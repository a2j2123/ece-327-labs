==> flow/design.v <==
module traffic # (
    parameter CYCLES_PER_SEC = 125000000  
)(
    input  clk,                  
    input  i_maintenance,        
    input  [3:0] i_ped_buttons,  
    output [2:0] o_light_ns,     
    output [2:0] o_light_ew,     
    output o_light_ped           
);
localparam GREEN_LIGHT  = 3'b010,
           YELLOW_LIGHT = 3'b110,
           RED_LIGHT    = 3'b100;
logic [2:0] r_light_ns, r_light_ew;
logic r_light_ped;
localparam QUARTER_SEC_CYCLES = CYCLES_PER_SEC/4;
enum {NS_G, NS_Y, EW_G, EW_Y, PED_CROSS, PED_BLINK} state, next_state;
logic [3:0] time_count;
logic [27:0] cycle_count;
logic ped_flag;
logic ped_blink_toggle;
always_ff @(posedge clk) begin
    if (state == PED_CROSS || state == PED_BLINK) ped_flag <= 0;
    else if (i_ped_buttons != 0) ped_flag <= 1;
    if(i_maintenance) begin
        time_count <= 0;
        cycle_count <= 0;
        state <= NS_G;
        ped_flag <= 0;
        ped_blink_toggle <= 0;
    end else begin
        if (cycle_count == CYCLES_PER_SEC - 1) begin
            cycle_count <= 0;
            if (next_state == NS_G && state != next_state) begin
                time_count <= 0;
            end else begin
                time_count <= time_count + 1;
            end
            state <= next_state;
        end else begin
            cycle_count <= cycle_count + 1;
        end
        if (state == PED_BLINK) begin
            if (cycle_count == QUARTER_SEC_CYCLES - 1 || cycle_count == (2*QUARTER_SEC_CYCLES) - 1 || cycle_count == (3*QUARTER_SEC_CYCLES) - 1 || cycle_count == (4*QUARTER_SEC_CYCLES) - 1) begin
                ped_blink_toggle <= ~ped_blink_toggle;
            end
        end else begin
            ped_blink_toggle <= 0;
        end
    end
end
always_comb begin: state_decoder
    case (state)
        NS_G: next_state = (time_count==2)? NS_Y : NS_G;
        NS_Y: next_state = (time_count==4)? EW_G : NS_Y;
        EW_G: next_state = (time_count==7)? EW_Y : EW_G;
        EW_Y: next_state = (time_count==9)? (ped_flag)? PED_CROSS : NS_G : EW_Y;
        PED_CROSS: next_state = (time_count==11)? PED_BLINK : PED_CROSS;
        PED_BLINK: next_state = (time_count==13)? NS_G : PED_BLINK;
        default: next_state = NS_G;
    endcase
end
always_comb begin: out_decoder
    r_light_ped = 0;
    case (state)
        NS_G: begin
            r_light_ns = GREEN_LIGHT;
            r_light_ew = RED_LIGHT;
            r_light_ped = 0;
        end NS_Y: begin
            r_light_ns = YELLOW_LIGHT;
            r_light_ew = RED_LIGHT;
            r_light_ped = 0;
        end EW_G: begin
            r_light_ns = RED_LIGHT;
            r_light_ew = GREEN_LIGHT;
            r_light_ped = 0;
        end EW_Y: begin
            r_light_ns = RED_LIGHT;
            r_light_ew = YELLOW_LIGHT;
            r_light_ped = 0;
        end PED_CROSS: begin
            r_light_ns = RED_LIGHT;
            r_light_ew = RED_LIGHT;
            r_light_ped = 1;
        end PED_BLINK: begin
            r_light_ns = RED_LIGHT;
            r_light_ew = RED_LIGHT;
            r_light_ped = ped_blink_toggle;
        end default: begin
            r_light_ns = GREEN_LIGHT;
            r_light_ew = RED_LIGHT;
            r_light_ped = 0;
        end
    endcase
end
assign o_light_ns = r_light_ns;
assign o_light_ew = r_light_ew;
assign o_light_ped = r_light_ped;
endmodule
* Step by step through the tools: traffic
Tool output for the design above, in the order of the flow.
Line numbers count from 1 in the design file above.
Library cell names are shortened.
Not given: --
- Top :: traffic
- Clock port :: clk
- Cell library :: sky130hd
- Timing corner :: tt_025C_1v80

* Word-level counts
Source: Yosys, flattened and elaborated, memories not mapped. Widths are those after wreduce. Registers that Yosys merges into a memory's read port (data or address) are not register bits. Print and check cells do not count. Equal cells are merged and count once.
- Bits in registers :: 66
- Mux-type cells :: 12
- Add/sub/neg operators :: 2
- Bitwise logic cells :: 2
- Equality and inequality tests :: 16
- Reductions and logical operators :: 12
** Operator list (number)
- 32-bit by 2-bit equality test with 1-bit output (second input constant) :: 2
- 32-bit by 3-bit equality test with 1-bit output (second input constant) :: 2
- 32-bit zero test :: 2
- 28-bit by 27-bit equality test with 1-bit output (second input constant) :: 2
- 32-bit by 1-bit equality test with 1-bit output (second input constant) :: 1
- 32-bit != test :: 1
- 28-bit by 1-bit adder with 28-bit output (second input constant) :: 1
- 28-bit by 25-bit equality test with 1-bit output (second input constant) :: 1
- 28-bit by 26-bit equality test with 1-bit output (second input constant) :: 1
- 3-bit case mux with 6-bit select :: 1
- 4-bit equality test (second input constant) :: 3
- 3-bit case mux with 2-bit select :: 2
- 3-bit 2-to-1 mux :: 3
- 4-bit by 3-bit equality test with 1-bit output (second input constant) :: 2
- 2-bit OR reduction :: 3
- 1-bit logical OR :: 4
- 4-bit by 1-bit adder with 4-bit output (second input constant) :: 1
- 4-bit by 2-bit equality test with 1-bit output (second input constant) :: 1
- 4-bit nonzero test :: 1
- 4-bit OR reduction :: 1
- 4-bit 2-to-1 mux :: 1
- 1-bit 2-to-1 mux :: 3
- 1-bit NOT :: 2
- 1-bit case mux with 2-bit select :: 1
- 2-bit 2-to-1 mux :: 1
- 1-bit logical AND :: 1

* Logic depth
Yosys ltp: most cells in a row. Word level: on the elaborated netlist, between registers, memories and ports. Mapped: between sequential cells and ports; inverters and the memories' decode and read muxes count.
- Depth in word-level cells :: 6
- ABC_AREA :: 0
- Gate-level depth with buffers :: 9
- Gate-level depth less buffers :: 7

* Netlist
Source: synth_stat.txt of the flow (Yosys; design flattened, memories mapped). It holds for the ABC_AREA given above (unset counts as 0); a run with the other value may have another netlist.
The area totals of this step are shown rounded.
- Synthesis area :: 2100 µm²
- Mapped flip-flops :: 37
- Cells in the netlist :: 254
** Cells by type
- dfxtp_1 :: number 37, area in all 740.71 µm²
- xor2_1 :: number 20, area in all 175.168 µm²
- nor2_1 :: number 39, area in all 146.39 µm²
- nand3_1 :: number 19, area in all 95.091 µm²
- nand2_1 :: number 22, area in all 82.579 µm²
- nand4_1 :: number 13, area in all 81.328 µm²
- buf_12 :: number 3, area in all 60.058 µm²
- xnor2_1 :: number 6, area in all 52.55 µm²
- a21oi_1 :: number 10, area in all 50.048 µm²
- ha_1 :: number 4, area in all 50.048 µm²
- nand2b_1 :: number 6, area in all 37.536 µm²
- nor2b_1 :: number 6, area in all 37.536 µm²
- nor3_1 :: number 6, area in all 30.029 µm²
- nor4bb_1 :: number 3, area in all 30.029 µm²
- inv_1 :: number 7, area in all 26.275 µm²
- nor4b_1 :: number 3, area in all 26.275 µm²
- and2_1 :: number 4, area in all 25.024 µm²
- nor4_2 :: number 2, area in all 25.024 µm²
Other cell types: 29; their cells: 44.

* Timing after synthesis
Source: OpenSTA report_checks on the synthesized netlist (no wires, ideal clock, input and output delay 20% of the period each), path of least setup slack; recovery checks are left aside. Register names are those of the netlist, which keeps one name where synthesis merged equal registers.
- Path type :: register -> register
- From :: register cycle_count[20]
- To :: register cycle_count[2]
- Stages on the path :: 9
- Path slack :: 732 ps
- Arrival :: 1823 ps
- Path delay :: 1938 ps
- Period :: 2670 ps
- Buffers on the path :: 3
- Period reached after synthesis :: 1938 ps
"path delay" = arrival - input delay + setup time.
"stages on the path" counts driving pins, that of a launching flip-flop among them; a cell with two outputs on the path counts twice.
"period reached after synthesis" is the clock period less the worst setup slack; recovery checks do not enter. This is arithmetic on one report: input and output delays are still those of the set period (20% each).
Between the ends stands the longest chain of elaborated cells between them, by number of cells; it is not shown to be the way that was timed. Of several equally long chains one is given.
Each line given opens the expression or statement behind the cell; cells for indexed reads and writes are added by Yosys, which also makes memories of some case tables.
A register here has more assigning lines than the two given.
- Cells stage by stage :: dfxtp_1 > nand4_1 > or4_4 > or3_1 > buf_6 > nand2b_4 > buf_12 > buf_12 > nor2_1
- Length of the longest elaborated chain :: 2
- Elaborated cells on any way between the ends :: 2
- Classes of those cells :: 1 x eq/ne; 1 x reduce/logical
** Ends and longest elaborated chain, post-synthesis
- start, declared :: RTL line 19 : logic [27:0] cycle_count;
- start, assigned :: RTL line 27 : cycle_count <= 0;
- start, assigned :: RTL line 41 : cycle_count <= cycle_count + 1;
- 28-bit by 27-bit equality test with 1-bit output :: RTL line 32 : if (cycle_count == CYCLES_PER_SEC - 1) begin
- 2-bit OR reduction
- end, assigned :: RTL line 33 : cycle_count <= 0;
- end, assigned :: RTL line 41
- end, declared :: RTL line 19

* Timing after layout
From the final timing report of stored run 1: the path of least setup slack in the routed layout; clock arrival at registers is part of the times.
The report prints the path's times to 10 ps; the period is as set.
- Path type :: register -> output
- From :: register state[1]
- To :: output port o_light_ns[2]
- Output delay :: 390 ps
- Buffers on the path :: 2
- Path slack :: 30 ps
- Stages on the path :: 5
- Period :: 1970 ps
- Arrival :: 1540 ps
Between the ends stands the longest chain of elaborated cells between them, by number of cells; it is not shown to be the way that was timed. Of several equally long chains one is given.
- Cells stage by stage :: dfxtp_2 > buf_4 > nor3_1 > a21oi_1 > clkdlybuf4s50_1
- Length of the longest elaborated chain :: 3
- Elaborated cells on any way between the ends :: 7
- Classes of those cells :: 5 x eq/ne; 1 x mux; 1 x reduce/logical
** Ends and longest elaborated chain, post-layout
- start, declared :: RTL line 17 : enum {NS_G, NS_Y, EW_G, EW_Y, PED_CROSS, PED_BLINK} state, next_state;
- start, assigned :: RTL line 28 : state <= NS_G;
- start, assigned :: RTL line 39 : state <= next_state;
- 32-bit by 3-bit equality test with 1-bit output :: RTL line 65 : case (state)
- 4-bit OR reduction
- 3-bit case mux with 2-bit select :: RTL line 65
- end, declared :: RTL line 7 : output [2:0] o_light_ns,

# Flow runs of traffic

traffic through Yosys and OpenROAD on sky130hd: 2 stored runs, unordered, with their settings and measured results. The constraints put input and output delay at 20% of the set period each and load the outputs with 0.01 pF.
"period achieved" = clock period - worst setup slack. The figure is calculated, with input and output delays left at 20% of the set period.
"total power after layout": no workload was simulated; the value follows from the tool's default switching activity.
The measured numbers are rounded.

* Stored run 1
** Files
==> flow/run.sh <==
#!/bin/bash
# the make line also repeats the synthesis and layout settings of config.mk as NAME=value (left out here)
make -C /OpenROAD-flow-scripts/flow DESIGN_CONFIG=/design/flow/config.mk WORK_HOME=/design/flow/orfs CLKGATE_MAP_FILE= finish
==> flow/config.mk <==
export PLATFORM = sky130hd
export DESIGN_NAME = traffic
export DESIGN_NICKNAME = traffic
export VERILOG_FILES = /design/flow/design.v
export SDC_FILE = /design/flow/constraint.sdc
export NUM_CORES = 4
export LEC_CHECK = 0
export CAP_MARGIN = 20
export CORE_MARGIN = 2
export CORE_UTILIZATION = 40
export SETUP_SLACK_MARGIN = -0.1
export SLEW_MARGIN = 20
==> flow/constraint.sdc <==
create_clock -name core_clock -period 1.97 [get_ports {clk}]
set_input_delay 0.3940 -clock core_clock [delete_from_list [all_inputs] [get_ports {clk}]]
set_output_delay 0.3940 -clock core_clock [all_outputs]
set_load 0.01 [all_outputs]
** Results
- Mapped cell area after synthesis :: 2,100 µm²
- Worst hold slack after layout :: 454 ps
- Total die area :: 5,840 µm²
- Total power after layout :: 1,500 µW
- Worst slack on setup checks :: 34 ps
- Area of the standard cells in the finished layout :: 2,580 µm²
- Period achieved :: 1,936 ps
- Total negative slack :: 0 ps

* Stored run 2
** Files
==> flow/run.sh <==
#!/bin/bash
# the make line also repeats the synthesis and layout settings of config.mk as NAME=value (left out here)
make -C /OpenROAD-flow-scripts/flow DESIGN_CONFIG=/design/flow/config.mk WORK_HOME=/design/flow/orfs CLKGATE_MAP_FILE= finish
==> flow/config.mk <==
export PLATFORM = sky130hd
export DESIGN_NAME = traffic
export DESIGN_NICKNAME = traffic
export VERILOG_FILES = /design/flow/design.v
export SDC_FILE = /design/flow/constraint.sdc
export NUM_CORES = 4
export LEC_CHECK = 0
export ABC_AREA = 0
export CAP_MARGIN = 20
export CORE_MARGIN = 6
export CORE_UTILIZATION = 59
export HOLD_SLACK_MARGIN = 0.25
export MIN_ROUTING_LAYER = met1
export SLEW_MARGIN = 20
==> flow/constraint.sdc <==
create_clock -name core_clock -period 2.75 [get_ports {clk}]
set_input_delay 0.5500 -clock core_clock [delete_from_list [all_inputs] [get_ports {clk}]]
set_output_delay 0.5500 -clock core_clock [all_outputs]
set_load 0.01 [all_outputs]
** Results
- Total die area :: 5,130 µm²
- Mapped cell area after synthesis :: 2,100 µm²
- Total power after layout :: 869 µW
- Worst hold slack after layout :: 459 ps
- Period achieved :: 2,344 ps
- Area of the standard cells in the finished layout :: 2,220 µm²
- Worst slack on setup checks :: 406 ps
- Total negative slack :: 0 ps
