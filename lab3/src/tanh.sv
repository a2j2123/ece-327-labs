==> flow/design.v <==
module tanh (
    input  clk,          
    input  rst,          
    input  [13:0] i_x,   
    input  i_valid,      
    output o_ready,      
    output [13:0] o_fx,  
    output o_valid,      
    input  i_ready       
);
localparam signed [13:0] A0 = 14'b11101010101011;  
localparam signed [13:0] A1 = 14'b00001000100010;  
localparam signed [13:0] A2 = 14'b11111100100011;  
localparam signed [13:0] A3 = 14'b00000001011001;  
localparam signed [13:0] A4 = 14'b11111111011100;  
function automatic logic signed [13:0] multiply (input logic signed [13:0] x, input logic signed [13:0] y);
    logic signed [27:0] z;
    z = x * y; multiply = z[25:12];
endfunction
logic signed [13:0] r_x; logic r_valid;
logic signed [13:0] r_fx1; logic r_valid1;
logic signed [13:0] r_x1;
logic signed [13:0] r_fx2; logic r_valid2;
logic signed [13:0] r_x2; logic signed [13:0] r_xsq2;
logic signed [13:0] r_fx3; logic r_valid3;
logic signed [13:0] r_x3; logic signed [13:0] r_xsq3;
logic signed [13:0] r_fx4; logic r_valid4;
logic signed [13:0] r_x4; logic signed [13:0] r_xsq4;
logic signed [13:0] r_fx5; logic r_valid5;
logic signed [13:0] r_x5; logic signed [13:0] r_xsq5;
logic signed [13:0] r_fx6; logic r_valid6;
logic signed [13:0] r_x6; logic signed [13:0] r_xsq6;
logic signed [13:0] r_fx7; logic r_valid7;
logic signed [13:0] r_x7; logic signed [13:0] r_xsq7;
logic signed [13:0] r_fx8; logic r_valid8;
logic signed [13:0] r_x8; logic signed [13:0] r_xsq8;
logic signed [13:0] r_fx9; logic r_valid9;
logic signed [13:0] r_x9; logic signed [13:0] r_xsq9;
logic signed [13:0] r_fx10; logic r_valid10;
logic signed [13:0] r_x10;
logic signed [13:0] r_fx11; logic r_valid11;
logic signed [13:0] r_x11;
logic signed [13:0] r_fx; logic r_o_valid;
always_ff @ (posedge clk) begin
    if (rst) begin
        r_x <=0; r_valid <= 0; 
        r_fx1 <= 0; r_x1 <= 0; r_valid1 <= 0;
        r_fx2 <= 0; r_x2 <= 0; r_valid2 <= 0; r_xsq2 <= 0;
        r_fx3 <= 0; r_x3 <= 0; r_valid3 <= 0; r_xsq3 <= 0;
        r_fx4 <= 0; r_x4 <= 0; r_valid4 <= 0; r_xsq4 <= 0;
        r_fx5 <= 0; r_x5 <= 0; r_valid5 <= 0; r_xsq5 <= 0;
        r_fx6 <= 0; r_x6 <= 0; r_valid6 <= 0; r_xsq6 <= 0;
        r_fx7 <= 0; r_x7 <= 0; r_valid7 <= 0; r_xsq7 <= 0;
        r_fx8 <= 0; r_x8 <= 0; r_valid8 <= 0; r_xsq8 <= 0;
        r_fx9 <= 0; r_x9 <= 0; r_valid9 <= 0; r_xsq9 <= 0;
        r_fx10 <= 0; r_x10 <= 0; r_valid10 <= 0;
        r_fx11 <= 0; r_x11 <= 0; r_valid11 <= 0;
        r_fx <= 0; r_o_valid <= 0;
    end else if (i_ready) begin
        r_x <= i_x;
        r_valid <= i_valid;
        r_x1 <= r_x;
        r_valid1 <= r_valid;
        r_fx1 <= multiply(r_x, r_x);
        r_x2 <= r_x1;
        r_valid2 <= r_valid1;
        r_xsq2 <= r_fx1;
        r_fx2 <= multiply(r_fx1, A4);
        r_x3 <= r_x2;
        r_valid3 <= r_valid2;
        r_xsq3 <= r_xsq2;
        r_fx3 <= (r_fx2 + A3);
        r_x4 <= r_x3;
        r_valid4 <= r_valid3;
        r_xsq4 <= r_xsq3;
        r_fx4 <= multiply(r_fx3, r_xsq3);
        r_x5 <= r_x4;
        r_valid5 <= r_valid4;
        r_xsq5 <= r_xsq4;
        r_fx5 <= (r_fx4 + A2);
        r_x6 <= r_x5;
        r_valid6 <= r_valid5;
        r_xsq6 <= r_xsq5;
        r_fx6 <= multiply(r_fx5, r_xsq5);
        r_x7 <= r_x6;
        r_valid7 <= r_valid6;
        r_xsq7 <= r_xsq6;
        r_fx7 <= (r_fx6 + A1);
        r_x8 <= r_x7;
        r_valid8 <= r_valid7;
        r_xsq8 <= r_xsq7;
        r_fx8 <= multiply(r_fx7, r_xsq7);
        r_x9 <= r_x8;
        r_valid9 <= r_valid8;
        r_xsq9 <= r_xsq8;
        r_fx9 <= (r_fx8 + A0);
        r_x10 <= r_x9;
        r_valid10 <= r_valid9;
        r_fx10 <= multiply(r_fx9, r_xsq9);
        r_x11 <= r_x10;
        r_valid11 <= r_valid10;
        r_fx11 <= multiply(r_fx10, r_x10);
        r_fx <= (r_fx11 + r_x11);
        r_o_valid <= r_valid11;
    end
end
assign o_ready = i_ready;
assign o_valid = r_o_valid;
assign o_fx = r_fx;
endmodule
# --- Step by step through the tools: tanh ---
# What the tools print for tanh, step after step.
# Lines are those of the file above, counted from 1.
# Library cell names are shortened.
setup:
  top: "tanh"
  clock_port: "clk"
  cell_library: "sky130hd"
  lib_corner: "tt_025C_1v80"

# --- Word level ---
# Source: Yosys, flattened and elaborated, memories not mapped. Widths are those after wreduce; folded enables and synchronous resets count as part of the registers. Registers that Yosys merges into a memory's read port (data or address) are not register bits. Print and check cells do not count. Equal cells are merged and count once.
word_totals:
  out_inout_bits: 16
  reg_bits: 461
classes:
  n_addsub: 5
  mul: 7
ops:
  columns: ["operator", "n"]
  rows:
  - ["multiplier 14 x 14 -> 26 bit", 6]
  - ["multiplier 14 x 5 -> 19 bit (second input constant)", 1]
  - ["adder 14 x 11 -> 14 bit (second input constant)", 1]
  - ["adder 14 x 12 -> 14 bit (second input constant)", 1]
  - ["adder 14 bit", 1]
  - ["adder 14 x 8 -> 14 bit (second input constant)", 1]
  - ["adder 14 x 9 -> 14 bit (second input constant)", 1]

# --- Longest topological paths ---
# Longest topological path by Yosys (ltp), each cell counted once; first at word level (registers and memories cut), then after technology mapping (sequential cells cut; the memories' decode and read muxes count).
depth:
  depth_word: 1
  abc_area: 0
  mapped_depth: 26
  depth_no_buf: 25

# --- Mapped cells and area ---
# Yosys stat after the flow's synthesis: flattened, memories mapped to cells. It holds for the ABC_AREA given above (unset counts as 0); a run with the other value may have another netlist.
# Totals and module areas in this step are rounded.
by_type:
  columns: ["cell", "n", "type_area_um2"]
  rows:
  - ["fa_1", 1096, 2.19E+04]
  - ["dfxtp_1", 456, 9.13E+03]
  - ["ha_1", 426, 5.33E+03]
  - ["inv_1", 1295, 4.86E+03]
  - ["mux2i_1", 338, 3.38E+03]
  - ["and2_1", 519, 3.25E+03]
  - ["nand2_1", 546, 2.05E+03]
  - ["nor2_1", 484, 1.82E+03]
  - ["xnor2_1", 150, 1313.76]
  - ["clkbuf_1", 225, 844.56]
  - ["xor2_1", 66, 578.054]
  - ["a21oi_1", 82, 410.394]
  - ["nor2b_1", 62, 387.872]
  - ["o21ai_0", 67, 335.322]
  - ["a21o_1", 33, 247.738]
  - ["a211oi_1", 32, 240.23]
  - ["nand2b_1", 36, 225.216]
  - ["o21a_1", 22, 165.158]
# Not listed: further types 50, cells in them 247.
synth_totals:
  buffers: 268
  mapped_area_um2: 58110
  cell_count: 6182
  ff_cells: 456

# --- Timing after synthesis ---
# Path of least setup slack by OpenSTA after synthesis, without wires, with an ideal clock, recovery checks aside; 20% of the period is set as input and as output delay. Where synthesis merged equal registers, the netlist keeps one of their names.
synth_path:
  kind: "register to register"
  from: "register r_xsq3[5]"
  to: "register r_fx4[11]"
  required_ns: 7.125
  path_delay_ns: 6.227
  setup_slack_ns: 1.023
  setup_time_ns: 0.125
  driving_pins: 23
  n_path_buf: 1
  clock_period_ns: 7.25
  arrival_time_ns: 6.102
  period_less_setup_slack_ns: 6.227
# "path_delay_ns" = arrival - input delay + setup time.
# "driving_pins": output pins that drive a net of the path, with the launching flip-flop's if there is one; two outputs of one cell count as two.
# "period_less_setup_slack_ns" is the clock period less the worst setup slack; recovery checks do not enter. This is arithmetic on one report: input and output delays are still those of the set period (20% each).
# The rows between start and end are the longest chain of elaborated cells between them; the timing report does not say that the signal goes this way. Where chains are equally long, one stands for them.
# A line is the first line of the expression or statement that the cell stems from. Yosys adds cells for indexed reads and writes and turns some case tables into memories.
synth_via:
  path_cell_list: "dfxtp_1 > clkbuf_1 > nand2_1 > fa_1 > fa_1 > inv_1 > fa_1 > fa_1 > fa_1 > inv_1 > fa_1 > inv_1 > ha_1 > a2111oi_0 > inv_1 > o22ai_1 > a21oi_2 > a221oi_2 > o21ai_1 > or2_1 > a21oi_1 > xor2_1 > o21ai_1"
  elab_chain_len: 1
synth_rtl:
  columns: ["item", "line_no", "rtl"]
  rows:
  - ["start: declaration", 26, "logic signed [13:0] r_x3; logic signed [13:0] r_xsq3;"]
  - ["start: assignment", 49, "r_fx3 <= 0; r_x3 <= 0; r_valid3 <= 0; r_xsq3 <= 0;"]
  - ["start: assignment", 71, "r_xsq3 <= r_xsq2;"]
  - ["multiplier 14 x 14 -> 26 bit", 18, "z = x * y; multiply = z[25:12];"]
  - ["end: assignment", 50, "r_fx4 <= 0; r_x4 <= 0; r_valid4 <= 0; r_xsq4 <= 0;"]
  - ["end: assignment", 76, "r_fx4 <= multiply(r_fx3, r_xsq3);"]
  - ["end: declaration", 27, "logic signed [13:0] r_fx4; logic r_valid4;"]

# --- Worst path after layout ---
# From the final timing report of flow run 1: the path of least setup slack in the routed layout; clock arrival at registers is part of the times.
layout_path:
  kind: "register to register"
  from: "register r_x[4]"
  to: "register r_fx1[13]"
  required_ns: 5.16
  clock_period_ns: 4.6
  setup_time_ns: 0.08
  setup_slack_ns: -1.32
  driving_pins: 21
  arrival_time_ns: 6.48
  n_path_buf: 0
# The rows between start and end are the longest chain of elaborated cells between them; the timing report does not say that the signal goes this way. Where chains are equally long, one stands for them.
layout_via:
  path_cell_list: "dfxtp_4 > and2_4 > fa_1 > inv_2 > fa_1 > inv_2 > fa_1 > fa_2 > fa_1 > fa_1 > ha_4 > a21o_1 > a21oi_4 > o21ai_2 > or3_4 > o211ai_1 > nand3_1 > a31oi_1 > nor2b_1 > or3_1 > a311oi_2"
  elab_chain_len: 1
layout_rtl:
  columns: ["item", "line_no", "rtl"]
  rows:
  - ["start: declaration", 20, "logic signed [13:0] r_x; logic r_valid;"]
  - ["start: assignment", 46, "r_x <=0; r_valid <= 0;"]
  - ["start: assignment", 60, "r_x <= i_x;"]
  - ["multiplier 14 x 14 -> 26 bit", 18, "z = x * y; multiply = z[25:12];"]
  - ["end: assignment", 47, "r_fx1 <= 0; r_x1 <= 0; r_valid1 <= 0;"]
  - ["end: assignment", 64, "r_fx1 <= multiply(r_x, r_x);"]
  - ["end: declaration", 21, "logic signed [13:0] r_fx1; logic r_valid1;"]

Lab notebook: tanh

Settings and measured results of 2 stored flow runs for module tanh (sky130hd), not sorted in any way. The constraints put input and output delay at 20% of the set period each and load the outputs with 0.01 pF.
"achieved_period_ns": clock period set for the run, less the worst setup slack. It is reckoned from that one timing run; input and output delays stay at 20% of the period that was set.
"worst_path_allowed_less_slack_ns" is the time allowed to the run's worst setup path (the clock period less input and output delay, where it has them) less its slack. Clock arrival times count: a late capture clock shortens it, a late launch clock lengthens it.
"final_power_uw" is the tool's figure for a default switching activity; nothing was simulated.
The measured numbers are rounded.

--- flow run 1 ---
==> flow/run.sh <==
#!/bin/bash
# the make line also repeats the synthesis and layout settings of config.mk as NAME=value (left out here)
make -C /OpenROAD-flow-scripts/flow DESIGN_CONFIG=/design/flow/config.mk WORK_HOME=/design/flow/orfs CLKGATE_MAP_FILE= finish
==> flow/config.mk <==
export PLATFORM = sky130hd
export DESIGN_NAME = tanh
export DESIGN_NICKNAME = tanh
export VERILOG_FILES = /design/flow/design.v
export SDC_FILE = /design/flow/constraint.sdc
export NUM_CORES = 4
export LEC_CHECK = 0
export ABC_AREA = 0
export CAP_MARGIN = 5
export CELL_PAD_IN_SITES_GLOBAL_PLACEMENT = 1
export CORE_MARGIN = 8
export CORE_UTILIZATION = 26
export CTS_CLUSTER_DIAMETER = 255
export MIN_ROUTING_LAYER = met1
export SETUP_SLACK_MARGIN = 1.28
export SLEW_MARGIN = 5
==> flow/constraint.sdc <==
create_clock -name core_clock -period 4.6 [get_ports {clk}]
set_input_delay 0.9200 -clock core_clock [delete_from_list [all_inputs] [get_ports {clk}]]
set_output_delay 0.9200 -clock core_clock [all_outputs]
set_load 0.01 [all_outputs]

==> results, as YAML <==
results:
  yosys_chip_area_um2: 58110
  dieArea_um2: 238900
  stdcell_area_um2: 72350
  final_util_frac: 0.325
  final_setup_ws_ns: -1.321
  tns_setup_ns: -80.10
  worst_hold_slack_ns: 0.457
  final_power_uw: 13330
  achieved_period_ns: 5.921
  worst_path_allowed_less_slack_ns: 5.92
  worst_path_kind: "register to register"

--- flow run 2 ---
==> flow/run.sh <==
#!/bin/bash
# the make line also repeats the synthesis and layout settings of config.mk as NAME=value (left out here)
make -C /OpenROAD-flow-scripts/flow DESIGN_CONFIG=/design/flow/config.mk WORK_HOME=/design/flow/orfs CLKGATE_MAP_FILE= finish
==> flow/config.mk <==
export PLATFORM = sky130hd
export DESIGN_NAME = tanh
export DESIGN_NICKNAME = tanh
export VERILOG_FILES = /design/flow/design.v
export SDC_FILE = /design/flow/constraint.sdc
export NUM_CORES = 4
export LEC_CHECK = 0
export CAP_MARGIN = 20
export CORE_MARGIN = 2
export CORE_UTILIZATION = 40
export SLEW_MARGIN = 20
==> flow/constraint.sdc <==
create_clock -name core_clock -period 7.15 [get_ports {clk}]
set_input_delay 1.4300 -clock core_clock [delete_from_list [all_inputs] [get_ports {clk}]]
set_output_delay 1.4300 -clock core_clock [all_outputs]
set_load 0.01 [all_outputs]

==> results, as YAML <==
results:
  yosys_chip_area_um2: 58110
  dieArea_um2: 148300
  stdcell_area_um2: 62690
  final_util_frac: 0.436
  final_setup_ws_ns: 0.550
  tns_setup_ns: 0.000
  worst_hold_slack_ns: 0.466
  final_power_uw: 7569
  achieved_period_ns: 6.600
  worst_path_allowed_less_slack_ns: 6.60
  worst_path_kind: "register to register"
